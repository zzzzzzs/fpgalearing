==> flow/design.v <==
`timescale 1ns / 1ps
`timescale 1ns / 1ps
module regs(
         input clk,
         input rst,
         input [4:0]Rs1_Addr_i,
         input [4:0]Rs2_Addr_i,
         input [4:0]Rd_Addr_i,
         input Write_Enable_i,
         input [31:0]Rd_i,
         output reg [31:0]Rs1_o,
         output reg [31:0]Rs2_o,
         input Jump_Enable_i,
         input Hold_Enable_i,
         input [31:0]Jump_Addr_i,
         output [31:0]PC_o
       );
reg [31:0] Regs[0:31];
reg [31:0] PC;
assign PC_o = PC;
always @(posedge clk or negedge rst)
  begin
    if (rst==0)
      begin
        PC<=32'b0;     
      end
    else
      begin
        if (Hold_Enable_i==1)    
          begin
            PC<=PC;
          end
        else if (Jump_Enable_i==1)  
          begin
            PC<=Jump_Addr_i;
          end
        else   
          begin
            PC<=PC+32'd4;
          end
      end
  end
always @(posedge clk)
  begin
    Regs[Rd_Addr_i]<=Rd_i;
  end
always @(*)
  begin
    if (Rs1_Addr_i==5'b0)
      begin
        Rs1_o=32'b0;
      end
    else if (Write_Enable_i==1 && Rs1_Addr_i==Rd_Addr_i)
      begin
        Rs1_o=Rd_i;
      end
    else
      begin
        Rs1_o=Regs[Rs1_Addr_i];
      end
  end
always @(*)
  begin
    if (Rs2_Addr_i==5'b0)
      begin
        Rs2_o=32'b0;
      end
    else if (Write_Enable_i==1 && Rs2_Addr_i==Rd_Addr_i)
      begin
        Rs2_o=Rd_i;
      end
    else
      begin
        Rs2_o=Regs[Rs2_Addr_i];
      end
  end
endmodule
== Step by step through the tools: regs ==
Tool output for the design above, in the order of the flow.
Line numbers count from 1 in the design file above.
Operators carry their Yosys type and port widths (W data, S select, Z words).
Not given: --
Inputs
  top module: regs
  clock port: clk
  cell library: sky130hd
  timing corner: tt_025C_1v80

== Elaborated design ==
Counts by Yosys on the flattened word-level netlist (proc, flatten, opt, wreduce; memories kept). Register bits leave out memories and registers merged into their read ports (data or address); mux counts leave out enables and synchronous resets folded into registers. Print and check cells are left out. Cells with the same type and inputs are merged into one.
Yosys's memory passes give these memory sizes; they may raise the number of words (mostly to a power of two), join words into wider ones and drop unused or constant bits.
Bit counts
  bits in read-only memories: 0
  latch bits: 0
  register bits: 32
  memory cells: 1
  word width x clocked read ports: 0
  memory bits (writable): 1024
  word-level cells: 14
Operators by class
  shift-type cells: 0
  divide/modulo/power cells: 0
  reductions and logical operators: 4
  bitwise gates (word level): 0
  multiplexer cells: 5
  equal/unequal tests: 2
  $mul: 0
  order comparisons: 0
  $add $sub $neg: 1
Memory list
  Regs: depth 32, width 32, rd ports 2, write ports 1, RTL line 18  | reg [31:0] Regs[0:31];
Operators by type and width (number)
  $mux W32: 5
  $add A32 B3 Y32 const B: 1
  $eq A5 B5 Y1: 2
  $logic_not A5 Y1: 2
  $logic_and A1 B1 Y1: 2

== Depth ==
Depth = most cells in a row (Yosys ltp): at word level without a register or memory, in the mapped netlist without a sequential cell, where the memories' decode and read muxes count.
Depth
  depth after elaboration: 4
  ABC_AREA: 0
  gate-level depth with buffers: 10

== After synthesis ==
Yosys stat after the flow's synthesis: flattened, memories mapped to cells. It holds for the ABC_AREA given above (unset counts as 0); a run with the other value may have another netlist.
Cell types
  sky130_fd_sc_hd__edfxtp_1: number 1024, area in all 3.07E+04 um^2
  sky130_fd_sc_hd__mux4_2: number 526, area in all 1.18E+04 um^2
  sky130_fd_sc_hd__dfrtp_1: number 32, area in all 800.768 um^2
  sky130_fd_sc_hd__o22ai_1: number 123, area in all 769.488 um^2
  sky130_fd_sc_hd__nor2_1: number 145, area in all 544.272 um^2
  sky130_fd_sc_hd__mux2i_1: number 41, area in all 410.394 um^2
  sky130_fd_sc_hd__o221ai_1: number 42, area in all 367.853 um^2
  sky130_fd_sc_hd__clkbuf_1: number 89, area in all 334.07 um^2
  sky130_fd_sc_hd__mux2_2: number 29, area in all 326.563 um^2
  sky130_fd_sc_hd__nand2_1: number 87, area in all 326.563 um^2
  sky130_fd_sc_hd__a21oi_1: number 59, area in all 295.283 um^2
  sky130_fd_sc_hd__buf_2: number 59, area in all 295.283 um^2
  sky130_fd_sc_hd__o21ai_0: number 57, area in all 285.274 um^2
  sky130_fd_sc_hd__nor3_2: number 24, area in all 240.23 um^2
  sky130_fd_sc_hd__buf_4: number 31, area in all 232.723 um^2
  sky130_fd_sc_hd__buf_6: number 19, area in all 213.955 um^2
  sky130_fd_sc_hd__nor3_1: number 37, area in all 185.178 um^2
  sky130_fd_sc_hd__a211oi_1: number 19, area in all 142.637 um^2
Not listed: further types 52, cells in them 262.
Mapped netlist
  mapped area: 50184.4 um^2
  standard cells after synthesis: 2705
  flip-flops: 1056
  sequential part of the area: 31550.3 um^2
  buffers: 216

== Worst setup path after synthesis ==
Source: OpenSTA report_checks on the synthesized netlist (no wires, ideal clock, input and output delay 20% of the period each), path of least setup slack; recovery checks are left aside. Register names are those of the netlist, which keeps one name where synthesis merged equal registers.
Path after synthesis
  path type: input -> register
  start: input Rd_Addr_i[3]
  end: memory Regs[10][0]
  external input delay: 0.746 ns
  stages on the path: 3
  required time: 3.309 ns
  library setup time: 0.421 ns
  clock period: 3.73 ns
  delay of the path: 2.566 ns
  data arrival time: 2.891 ns
  slack: 0.417 ns
  synthesis period reached: 3.313 ns
"delay of the path" = arrival - input delay + setup time.
"stages on the path" counts driving pins, that of a launching flip-flop among them; a cell with two outputs on the path counts twice.
"synthesis period reached" is the clock period less the worst setup slack; recovery checks do not enter. This is arithmetic on one report: input and output delays are still those of the set period (20% each).
Between the ends, after synthesis
  path through: sky130_fd_sc_hd__clkbuf_1 > sky130_fd_sc_hd__or3b_2 > sky130_fd_sc_hd__nor2_1
Ends and longest elaborated chain, after synthesis
  from (decl): RTL line 8  | input [4:0]Rd_Addr_i,
  to (decl): RTL line 18  | reg [31:0] Regs[0:31];
Chain of elaborated cells between the ends: none given.

== Worst path after layout ==
Path of least setup slack in the final report of run A (OpenROAD, finished layout, wires in). Where an end is a register, its clock arrival counts in the times.
Path after layout
  path type: register -> output
  start: memory Regs[23][12]
  end: output Rs1_o[12]
  slack: -0.40 ns
  clock period: 2.99 ns
  data arrival time: 2.79 ns
  required time: 2.39 ns
  stages on the path: 10
Between the ends stands the longest chain of elaborated cells between them, by number of cells; it is not shown to be the way that was timed. Of several equally long chains one is given.
A line is the first line of the expression or statement that the cell stems from. Yosys adds cells for indexed reads and writes and turns some case tables into memories.
The chain passes a memory read, where the word-level depth is cut; so it can be longer than that depth.
Between the ends, after layout
  path through: sky130_fd_sc_hd__edfxtp_1 > sky130_fd_sc_hd__mux4_2 > sky130_fd_sc_hd__a221oi_2 > sky130_fd_sc_hd__buf_4 > sky130_fd_sc_hd__o41ai_1 > sky130_fd_sc_hd__buf_4 > sky130_fd_sc_hd__o21bai_4 > sky130_fd_sc_hd__a31oi_1 > sky130_fd_sc_hd__buf_4 > sky130_fd_sc_hd__buf_6
  length of the longest elaborated chain: 3
Ends and longest elaborated chain, after layout
  from (decl): RTL line 18  | reg [31:0] Regs[0:31];
  $mem_v2 Z32 W32: RTL line 18
  $mux W32: RTL line 53  | else if (Write_Enable_i==1 && Rs1_Addr_i==Rd_Addr_i)
  $mux W32: RTL line 49  | if (Rs1_Addr_i==5'b0)
  to (decl): RTL line 11  | output reg [31:0]Rs1_o,

Stored flow runs of regs (2 of them; Yosys, OpenROAD, sky130hd). They differ in their settings and are not a sequence. Constraints: input delay and output delay 20% of the set period each, output load 0.01 pF.
"period achieved": clock period set for the run, less the worst setup slack. It is reckoned from that one timing run; input and output delays stay at 20% of the period that was set.
"critical path time" = time allowed to the worst setup path (clock period - input delay - output delay, where it has them) - its slack; a late launch clock adds to it, a late capture clock takes from it.
By "power" is meant OpenSTA's value without simulated activity: inputs other than the clock are taken to toggle once in ten clock periods, and the tool carries that through the logic.

==> run A: settings <==
{ "period_ns": 2.99, "CORE_UTILIZATION": 27, "SETUP_SLACK_MARGIN": 0.84, "CELL_PAD_IN_SITES_GLOBAL_PLACEMENT": 3, "CTS_CLUSTER_DIAMETER": 316, "CAP_MARGIN": 20, "CORE_MARGIN": 2, "SLEW_MARGIN": 20 }
==> run A: results <==
period achieved: 3.387 ns
power: 36.485 mW
setup slack of the worst path: -0.397 ns
standard-cell area of the final layout: 67616.1 um^2
synthesis area: 50184.4 um^2
die footprint: 189334.0 um^2
utilization in the final report: 36.5 %
post-route setup TNS: -15.755 ns
critical path time: 2.79 ns
kind of the worst setup path: register -> output

==> run B: settings <==
{ "period_ns": 4.07, "CORE_UTILIZATION": 37, "CAP_MARGIN": 20, "CORE_MARGIN": 2, "SLEW_MARGIN": 20 }
==> run B: results <==
period achieved: 4.100 ns
power: 25.835 mW
setup slack of the worst path: -0.030 ns
standard-cell area of the final layout: 61810.5 um^2
synthesis area: 50184.4 um^2
die footprint: 138596.0 um^2
utilization in the final report: 45.8 %
post-route setup TNS: -0.033 ns
critical path time: 2.47 ns
kind of the worst setup path: input -> output
